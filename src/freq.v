==> flow/design.v <==
module Input_Capture_Module (
    input wire clk,                   
    input wire rst,                   
    input wire signal_in,             
    output reg [31:0] high_time,      
    output reg [31:0] low_time,       
    output wire [31:0] period_time,       
    output reg measurement_done       
);
    parameter CLOCK_FREQ = 50000000;   
    reg [1:0] signal_sync;
    always @(posedge clk or posedge rst) begin
        if (rst) begin
            signal_sync <= 2'b00;
        end
        else begin
            signal_sync <= {signal_sync[0], signal_in};
        end
    end
    wire signal_in_sync = signal_sync[1];
    wire falling_edge = (signal_sync[1] & ~signal_sync[0]);
    wire rising_edge = (~signal_sync[1] & signal_sync[0]);
    reg [2:0] IDLE = 3'd0;
    reg [2:0] WAIT_RISE = 3'd1;
    reg [2:0] COUNT_PERIOD = 3'd2;
    reg [2:0] MEASURE_HIGH = 3'd3;
    reg [2:0] MEASURE_LOW = 3'd4;
    reg [2:0] current_state, next_state;
    reg [31:0] counter;                
    reg [31:0] period_count;           
    reg [31:0] high_count;             
    reg [31:0] low_count;              
    assign period_time = period_count;
    always @(posedge clk or posedge rst) begin
        if (rst) begin
            current_state <= IDLE;
        end
        else begin
            current_state <= next_state;
        end
    end
    always @(*) begin
        case (current_state)
            IDLE: begin
                if (rising_edge) begin
                    next_state = MEASURE_HIGH;
                end
                else begin
                    next_state = IDLE;
                end
            end
            MEASURE_HIGH: begin
                if (falling_edge) begin
                    next_state = MEASURE_LOW;
                end
                else begin
                    next_state = MEASURE_HIGH;
                end
            end
            MEASURE_LOW: begin
                if (rising_edge) begin
                    next_state = MEASURE_HIGH;
                end
                else begin
                    next_state = MEASURE_LOW;
                end
            end
            default: next_state = IDLE;
        endcase
    end
    always @(posedge clk or posedge rst) begin
        if (rst) begin
            counter <= 0;
            period_count <= 0;
            high_count <= 0;
            low_count <= 0;
            high_time <= 0;
            low_time <= 0;
            measurement_done <= 0;
        end
        else begin
            measurement_done <= 0;  
            case (current_state)
                IDLE: begin
                    counter <= 0;
                    high_count <= 0;
                    low_count <= 0;
                end
                MEASURE_HIGH: begin
                    high_count <= 0;
                    low_count <= 0;
                end
                MEASURE_LOW: begin
                    low_count <= 0;
                end
                COUNT_PERIOD: begin
                    counter <= counter + 1;
                end
                default: ;
            endcase
            if (current_state == MEASURE_HIGH) begin
                high_count <= high_count + 1;
                counter <= counter + 1;
                if (falling_edge) begin
                    high_time <= high_count;
                end
            end
            else if (current_state == MEASURE_LOW) begin
                low_count <= low_count + 1;
                counter <= counter + 1;
                if (rising_edge) begin
                    low_time <= low_count;
                    period_count <= counter;
                    measurement_done <= 1;
                    counter <= 0;
                end
            end
        end
    end
endmodule
# == From RTL to reports: Input_Capture_Module ==
# Tool output for the design above, in the order of the flow.
# Lines are those of the file above, counted from 1.
# Operators: Yosys type, input widths -> output width; for muxes data width and select width s.
# A cell with -- has no value.
# design
top,Input_Capture_Module
clock_port,clk
cell_library,sky130hd
lib_corner,tt_025C_1v80

# == Word-level counts ==
# Counts by Yosys on the flattened word-level netlist (proc, flatten, opt, wreduce; memories kept). Register bits leave out memories and registers merged into their read ports (data or address). Print and check cells are left out. Cells with the same type and inputs are merged into one.
# op_classes
n_logic,5
muxes,20
reduce_logical,5
addsub,3
equal,3
# ops
operator,count
$mux 32,11
$add 32x1->32 const B,3
$mux 3,5
$eq 3x2->1 const B,2
$reduce_bool 4->1,1
$not 1->1,3
$eq 3x3->1 const B,1
$logic_not 3->1,1
$reduce_and 3->1,1
$mux 1,3
$and 1x1->1,2
$reduce_and 2->1,1
$reduce_bool 2->1,1
$mux 2,1
# word_totals
input_bits,3
output_inout_bits,97
register_bits,198
wordCells,45

# == Depth ==
# Depth = most cells in a row (Yosys ltp): at word level without a register or memory, in the mapped netlist without a sequential cell, where the memories' decode and read muxes count.
# logic_depth
word_depth,6
abc_area,0
ltp_mapped,7
ltp_nobuf,6

# == Mapped cells and area ==
# Yosys stat after the flow's synthesis: flattened, memories mapped to cells. It holds for the ABC_AREA given above (unset counts as 0); a run with the other value may have another netlist.
# Totals and module areas in this step are rounded.
# types
type,count,area_total_um2
sky130_fd_sc_hd__dfrtp_1,197,4.93E+03
sky130_fd_sc_hd__mux2_2,96,1.08E+03
sky130_fd_sc_hd__nand2_1,69,258.998
sky130_fd_sc_hd__mux2i_1,23,230.221
sky130_fd_sc_hd__xor2_1,23,201.443
sky130_fd_sc_hd__nand4_1,32,200.192
sky130_fd_sc_hd__nor2_1,50,187.68
sky130_fd_sc_hd__nand3_1,35,175.168
sky130_fd_sc_hd__o21ai_0,30,150.144
sky130_fd_sc_hd__and3_1,16,100.096
sky130_fd_sc_hd__buf_2,17,85.082
sky130_fd_sc_hd__o31ai_1,11,82.579
sky130_fd_sc_hd__and4_1,9,78.826
sky130_fd_sc_hd__a21oi_1,14,70.067
sky130_fd_sc_hd__o211ai_1,8,60.058
sky130_fd_sc_hd__a31oi_1,9,56.304
sky130_fd_sc_hd__and2_1,9,56.304
sky130_fd_sc_hd__a41oi_1,6,52.55
# Other cell types: 41; their cells: 99.
# mapped
ff_cells,198
yosys_area_um2,8840
cell_count,753
sequential_area_um2,4960

# == Path before layout ==
# Source: OpenSTA report_checks on the synthesized netlist (no wires, ideal clock, input and output delay 20% of the period each), path of least setup slack; recovery checks are left aside. Register names are those of the netlist, which keeps one name where synthesis merged equal registers.
# synth_path
path_kind,register to register
from,register current_state
to,register counter[25]
t_required_ns,1.568
path_slack_ns,-0.024
period_ns,1.7
t_arrival_ns,1.592
path_delay_ns,1.724
setup_ns,0.132
path_stages,8
n_path_buf,2
t_first_pin_ns,0.000
period_less_setup_slack_ns,1.724
# "path_delay_ns" = arrival - input delay + setup time.
# "path_stages" counts driving pins, that of a launching flip-flop among them; a cell with two outputs on the path counts twice.
# "period_less_setup_slack_ns" is the clock period less the worst setup slack; recovery checks do not enter. This is arithmetic on one report: input and output delays are still those of the set period (20% each).
# Where an end lacks its bit number, it is one bit of the signal, or one of the new flip-flops if synthesis recoded a state register.
# At most two assigning lines are given for a register; there are more.
# synth_via
path_cell_list,sky130_fd_sc_hd__dfstp_2 sky130_fd_sc_hd__buf_2 sky130_fd_sc_hd__nor3_4 sky130_fd_sc_hd__nor4_1 sky130_fd_sc_hd__buf_2 sky130_fd_sc_hd__nand4_1 sky130_fd_sc_hd__xor2_1 sky130_fd_sc_hd__nor2_1
# synth_rtl
item,line_no,rtl
start: declaration,28,"reg [2:0] current_state, next_state;"
start: assignment,36,current_state <= IDLE;
start: assignment,39,current_state <= next_state;
end: assignment,97,counter <= counter + 1;
end: assignment,103,counter <= counter + 1;
end: declaration,29,reg [31:0] counter;
# Chain of elaborated cells between the ends: none given.

# == Timing after layout ==
# From the final timing report of flow run 2: the path of least setup slack in the routed layout; clock arrival at registers is part of the times.
# layout_path
path_kind,register to register
from,register low_count[0]
to,register low_count[12]
setup_ns,0.11
t_arrival_ns,2.30
path_slack_ns,0.42
t_first_pin_ns,0.43
n_path_buf,1
path_stages,8
period_ns,2.4
t_required_ns,2.72
# Between the ends stands the longest chain of elaborated cells between them, by number of cells; it is not shown to be the way that was timed. Of several equally long chains one is given.
# Each line given opens the expression or statement behind the cell; cells for indexed reads and writes are added by Yosys, which also makes memories of some case tables.
# At most two assigning lines are given for a register; there are more.
# layout_via
path_cell_list,sky130_fd_sc_hd__dfrtp_1 sky130_fd_sc_hd__ha_1 sky130_fd_sc_hd__nand4_1 sky130_fd_sc_hd__nor3_2 sky130_fd_sc_hd__buf_4 sky130_fd_sc_hd__a21oi_1 sky130_fd_sc_hd__a211oi_1 sky130_fd_sc_hd__nor2_1
elab_chain_cells,3
cells_between,3
classes_between,1 x add/sub; 2 x mux
# layout_rtl
item,line_no,rtl
start: declaration,32,reg [31:0] low_count;
start: assignment,76,low_count <= 0;
start: assignment,109,low_count <= low_count + 1;
$add 32x1->32,109,
$mux 32,108,else if (current_state == MEASURE_LOW) begin
$mux 32,101,if (current_state == MEASURE_HIGH) begin
end: assignment,94,low_count <= 0;
end: assignment,109,
end: declaration,32,

# Below are 2 stored runs of the flow (Yosys, OpenROAD; platform sky130hd) on Input_Capture_Module, each with its settings and what was measured, unordered. Constraints: input delay and output delay 20% of the set period each, output load 0.01 pF.
# "clock_period_reached_ns" is the run's clock period less its worst setup slack. It is reckoned from that one timing run; input and output delays stay at 20% of the period that was set.
# "worst_path_time_ns" = time allowed to the worst setup path (clock period - input delay - output delay, where it has them) - its slack; a late launch clock adds to it, a late capture clock takes from it.
# "power_mw" rests on the timing tool's default activity at the inputs, not on a simulated workload.
# The measured numbers are rounded.
# Settings: . = not set for that run.
# Among the results, . means that no value is shown for the run.
name,flow run 1,flow run 2
period_ns,1.74,2.4
CORE_UTILIZATION,53,40
SETUP_SLACK_MARGIN,0.44,.
PLACE_DENSITY_LB_ADDON,0.03,.
CORE_ASPECT_RATIO,0.61,.
CELL_PAD_IN_SITES_DETAIL_PLACEMENT,1,.
GPL_ROUTABILITY_DRIVEN,0,.
CAP_MARGIN,5,20
SLEW_MARGIN,5,20
CORE_MARGIN,2,2
clock_period_reached_ns,.,1.978
finish.stdcell_area_um2,.,10900
timing.hold.ws_ns,.,0.479
worst_path_time_ns,.,1.98
critical_path_type,.,register to register
finalUtil_pct,.,49.9
synthesis_area_um2,.,8840
final_die_area_um2,.,23300
setup_ws_ns,.,0.422
setup_tns_ns,.,0.000
power_mw,.,6.67
# Flow run 1: incomplete, clock tree synthesis halted on DPL-0033
