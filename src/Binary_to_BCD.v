==> flow/design.v <==
module Binary_to_BCD (
    input               clk,
    input               rst_n,
    input               start,
    input       [31:0]  binary_in,
    output  reg [23:0]  bcd,
    output  reg         done
);
    reg [31:0]          binary_reg;
    reg [5:0]           i;
    reg                 processing;
    reg [3:0] units;
    reg [3:0] tens;
    reg [3:0] hundreds;
    reg [3:0] thousands;
    reg [3:0] ten_thousands;
    reg [3:0] hundred_thousands;
    always @(posedge clk) begin
        if (!rst_n) begin
            processing <= 1'b0;
        end else if (start && !processing) begin
            binary_reg          <= binary_in;
            done                <= 1'b0;
            processing          <= 1'b1;
            hundred_thousands   <= 0;
            ten_thousands       <= 0;
            thousands           <= 0;
            hundreds            <= 0;
            tens                <= 0;
            units               <= 0;
            i                   <= 23;
        end else if (processing) begin
            if (units >= 4'd5) 		units = units + 4'd3;
            if (tens >= 4'd5) 		tens = tens + 4'd3;
            if (hundreds >= 4'd5)	hundreds = hundreds + 4'd3;
            if(thousands >= 4'd5)       thousands = thousands + 4'd3;
            if(ten_thousands >= 4'd5)       ten_thousands = ten_thousands + 4'd3;
            if(hundred_thousands >= 4'd5)       hundred_thousands = hundred_thousands + 4'd3;
            hundred_thousands = {hundred_thousands[2:0],ten_thousands[3]};
            ten_thousands = {ten_thousands[2:0],thousands[3]};
            thousands = {thousands[2:0],hundreds[3]};
            hundreds = {hundreds[2:0],tens[3]};
            tens	 = {tens[2:0],units[3]};
            units	 = {units[2:0],binary_reg[i]};
            i <= i - 1;
            if (i == 0) begin
                done <= 1'b1;
                processing <= 1'b0;
                bcd <= {hundred_thousands,ten_thousands,thousands,hundreds, tens, units};
            end
        end
    end 
endmodule
* Step by step through the tools: Binary_to_BCD
The steps from the RTL of Binary_to_BCD to its reports follow in flow order. Line numbers count from 1 in the design file above. Operators: Yosys type, input widths -> output width; for muxes data width and select width s. Not given: -
Set-up: top module Binary_to_BCD, clock clk, standard-cell library sky130hd, corner tt_025C_1v80

* Word level
Counts by Yosys on the flattened word-level netlist (proc, flatten, opt, wreduce; memories kept). Register bits leave out memories and registers merged into their read ports (data or address). Print and check cells are left out. Cells with the same type and inputs are merged into one.
Storage and ports: flip-flop bits (word level) 88, input bits 35, output and inout bits 25, elaborated cells 53
Operators by class: $add $sub $neg 7, order comparisons 6, shifts and indexed selects 1, muxes and demuxes 18, bitwise operators 1, reductions and logical operators 9
Operator list (number):
- $mux 4 | 11
- $shiftx 32x6->1 | 1
- $ge 4x3->1 const B | 6
- $add 4x2->4 const B | 5
- $sub 6x1->6 const B | 1
- $logic_not 6->1 | 1
- $mux 6 | 1
- $mux 1 | 5
- $reduce_and 2->1 | 2
- $reduce_bool 2->1 | 2
- $reduce_and 4->1 | 1
- $add 3x2->3 const B | 1
- $reduce_and 3->1 | 1
- $mux 3 | 1
- $logic_and 1x1->1 | 1
- $not 1->1 | 1
- $logic_not 1->1 | 1

* Logic depth
Yosys ltp: most cells in a row. Word level: on the elaborated netlist, between registers, memories and ports. Mapped: between sequential cells and ports; inverters and the memories' decode and read muxes count.
Logic depth: depth after elaboration 4, ABC_AREA 0, mapped depth 7, depth with buffers taken out 7

* Netlist
Source: synth_stat.txt of the flow (Yosys; design flattened, memories mapped). It holds for the ABC_AREA given above (unset counts as 0); a run with the other value may have another netlist.
Synthesis totals: mapped cells 271, synthesis area 0.0038399 sq mm, sequential area 0.0026325 sq mm, flip-flops 88, buffers 5
Cell types:
- sky130_fd_sc_hd__edfxtp_1 | number 87, total area 2.61E+03 sq um
- sky130_fd_sc_hd__mux2i_1 | number 22, total area 220.211 sq um
- sky130_fd_sc_hd__ha_1 | number 13, total area 162.656 sq um
- sky130_fd_sc_hd__and2_1 | number 21, total area 131.376 sq um
- sky130_fd_sc_hd__nand2_1 | number 28, total area 105.101 sq um
- sky130_fd_sc_hd__nand2b_1 | number 14, total area 87.584 sq um
- sky130_fd_sc_hd__a21oi_1 | number 15, total area 75.072 sq um
- sky130_fd_sc_hd__xnor2_1 | number 8, total area 70.067 sq um
- sky130_fd_sc_hd__inv_1 | number 15, total area 56.304 sq um
- sky130_fd_sc_hd__o21ai_0 | number 10, total area 50.048 sq um
- sky130_fd_sc_hd__a22oi_1 | number 6, total area 45.043 sq um
- sky130_fd_sc_hd__nor2_1 | number 11, total area 41.29 sq um
- sky130_fd_sc_hd__a22oi_2 | number 2, total area 25.024 sq um
- sky130_fd_sc_hd__nor2b_1 | number 4, total area 25.024 sq um
- sky130_fd_sc_hd__buf_12 | number 1, total area 20.019 sq um
- sky130_fd_sc_hd__dfxtp_1 | number 1, total area 20.019 sq um
- sky130_fd_sc_hd__nor4_2 | number 1, total area 12.512 sq um
- sky130_fd_sc_hd__buf_6 | number 1, total area 11.261 sq um
Other cell types: 9; their cells: 11.

* Worst setup path after synthesis
Source: OpenSTA report_checks on the synthesized netlist (no wires, ideal clock, input and output delay 20% of the period each), path of least setup slack; recovery checks are left aside. Register names are those of the netlist, which keeps one name where synthesis merged equal registers.
Timing after synthesis: path kind in2reg, start point input port start, end point register done, clock period 2960 ps, input delay 592 ps, library setup time 293 ps, launch time at the first pin 592 ps, arrival 2067 ps, data required time 2667 ps, slack 600 ps, delay of the path 1768 ps, driving pins on the path 4, path buffers 1, synthesis period reached 2360 ps
"delay of the path" = arrival - input delay + setup time. "driving pins on the path" counts driving pins, that of a launching flip-flop among them; a cell with two outputs on the path counts twice. "synthesis period reached" is the clock period less the worst setup slack; recovery checks do not enter. This is arithmetic on one report: input and output delays are still those of the set period (20% each). The rows between start and end are the longest chain of elaborated cells between them; the timing report does not say that the signal goes this way. Where chains are equally long, one stands for them. Each line given opens the expression or statement behind the cell; cells for indexed reads and writes are added by Yosys, which also makes memories of some case tables.
Between the ends, after synthesis: cell sequence sky130_fd_sc_hd__nor2b_1 sky130_fd_sc_hd__clkbuf_1 sky130_fd_sc_hd__and2_1 sky130_fd_sc_hd__or2_2, length of the longest elaborated chain 3, elaborated cells on any way between the ends 4, source lines of those cells 1, those cells by class 4 x reduce/logical
Ends and longest elaborated chain, after synthesis:
- start: declaration | line 4 | input               start,
- $logic_and 1x1->1 | line 21 | end else if (start && !processing) begin
- $reduce_bool 2->1
- $reduce_and 3->1
- end: assignment | line 23 | done                <= 1'b0;
- end: assignment | line 47 | done <= 1'b1;
- end: declaration | line 7 | output  reg         done

* Timing after layout
From the final timing report of job 1: the path of least setup slack in the routed layout; clock arrival at registers is part of the times. The path's times are printed in steps of 10 ps; the period is the one set.
Timing after layout: path kind reg2reg, start point register i[2], end point register bcd[16], clock period 3150 ps, library setup time 310 ps, launch time at the first pin 350 ps, arrival 2260 ps, data required time 3190 ps, slack 920 ps, driving pins on the path 7, path buffers 2
The rows between start and end are the longest chain of elaborated cells between them; the timing report does not say that the signal goes this way. Where chains are equally long, one stands for them.
Between the ends, after layout: cell sequence sky130_fd_sc_hd__edfxtp_1 sky130_fd_sc_hd__buf_4 sky130_fd_sc_hd__nand2b_1 sky130_fd_sc_hd__nor2_1 sky130_fd_sc_hd__nor4bb_1 sky130_fd_sc_hd__and2_1 sky130_fd_sc_hd__buf_4, length of the longest elaborated chain 2, elaborated cells on any way between the ends 2, source lines of those cells 1, those cells by class 2 x reduce/logical
Ends and longest elaborated chain, after layout:
- start: declaration | line 10 | reg [5:0]           i;
- start: assignment | line 31 | i                   <= 23;
- start: assignment | line 45 | i <= i - 1;
- $logic_not 6->1 | line 46 | if (i == 0) begin
- $reduce_and 4->1
- end: assignment | line 49 | bcd <= {hundred_thousands,ten_thousands,thousands,hundreds, tens, units};
- end: declaration | line 6 | output  reg [23:0]  bcd,

Module Binary_to_BCD, platform sky130hd: 2 stored runs of the flow (Yosys, OpenROAD) with differing settings, in no particular order. Input and output delays are each 20% of the period that was set; the output load is 0.01 pF.
"achieved period" is the run's clock period less its worst setup slack. It is reckoned from that one timing run; input and output delays stay at 20% of the period that was set.
By "worst setup path time" is meant the share of the clock period that the worst setup path is allowed (20% is reserved at inputs, 20% at outputs), minus its slack. Clock arrival times at its registers enter into it.
"total power of the final layout": no workload was simulated; the value follows from the tool's default switching activity.
"worst setup path time" is given in steps of 10 ps.

[job 1] flow files
==> flow/run.sh <==
#!/bin/bash
# the make line also repeats the synthesis and layout settings of config.mk as NAME=value (left out here)
make -C /OpenROAD-flow-scripts/flow DESIGN_CONFIG=/design/flow/config.mk WORK_HOME=/design/flow/orfs CLKGATE_MAP_FILE= finish
==> flow/config.mk <==
export PLATFORM = sky130hd
export DESIGN_NAME = Binary_to_BCD
export DESIGN_NICKNAME = Binary_to_BCD
export VERILOG_FILES = /design/flow/design.v
export SDC_FILE = /design/flow/constraint.sdc
export NUM_CORES = 4
export LEC_CHECK = 0
export CAP_MARGIN = 20
export CORE_MARGIN = 2
export CORE_UTILIZATION = 40
export SLEW_MARGIN = 20
==> flow/constraint.sdc <==
create_clock -name core_clock -period 3.15 [get_ports {clk}]
set_input_delay 0.6300 -clock core_clock [delete_from_list [all_inputs] [get_ports {clk}]]
set_output_delay 0.6300 -clock core_clock [all_outputs]
set_load 0.01 [all_outputs]

[job 1] result: standard-cell area of the final layout 0.0048471 sq mm; netlist area reported by Yosys 0.0038399 sq mm; total power of the final layout 0.002612 W; full die area 0.0103999 sq mm; achieved period 2225 ps; post-route utilization 0.522; worst setup path time 2230 ps; class of the worst setup path reg2reg; worst setup slack after layout 925 ps; worst-case hold slack 579 ps; post-route setup TNS 0 ps

[job 2] flow files
==> flow/run.sh <==
#!/bin/bash
# the make line also repeats the synthesis and layout settings of config.mk as NAME=value (left out here)
make -C /OpenROAD-flow-scripts/flow DESIGN_CONFIG=/design/flow/config.mk WORK_HOME=/design/flow/orfs CLKGATE_MAP_FILE= finish
==> flow/config.mk <==
export PLATFORM = sky130hd
export DESIGN_NAME = Binary_to_BCD
export DESIGN_NICKNAME = Binary_to_BCD
export VERILOG_FILES = /design/flow/design.v
export SDC_FILE = /design/flow/constraint.sdc
export NUM_CORES = 4
export LEC_CHECK = 0
export ABC_AREA = 0
export CAP_MARGIN = 20
export CORE_ASPECT_RATIO = 1.0
export CORE_MARGIN = 2
export CORE_UTILIZATION = 15
export CTS_CLUSTER_SIZE = 91
export GPL_ROUTABILITY_DRIVEN = 0
export GPL_TIMING_DRIVEN = 0
export SLEW_MARGIN = 20
export TNS_END_PERCENT = 50
==> flow/constraint.sdc <==
create_clock -name core_clock -period 1.74 [get_ports {clk}]
set_input_delay 0.3480 -clock core_clock [delete_from_list [all_inputs] [get_ports {clk}]]
set_output_delay 0.3480 -clock core_clock [all_outputs]
set_load 0.01 [all_outputs]

[job 2] result: standard-cell area of the final layout 0.0053414 sq mm; netlist area reported by Yosys 0.0038399 sq mm; total power of the final layout 0.004974 W; full die area 0.026896 sq mm; achieved period 1777 ps; post-route utilization 0.212; worst setup path time 1780 ps; class of the worst setup path reg2reg; worst setup slack after layout -37 ps; worst-case hold slack 562 ps; post-route setup TNS -479 ps
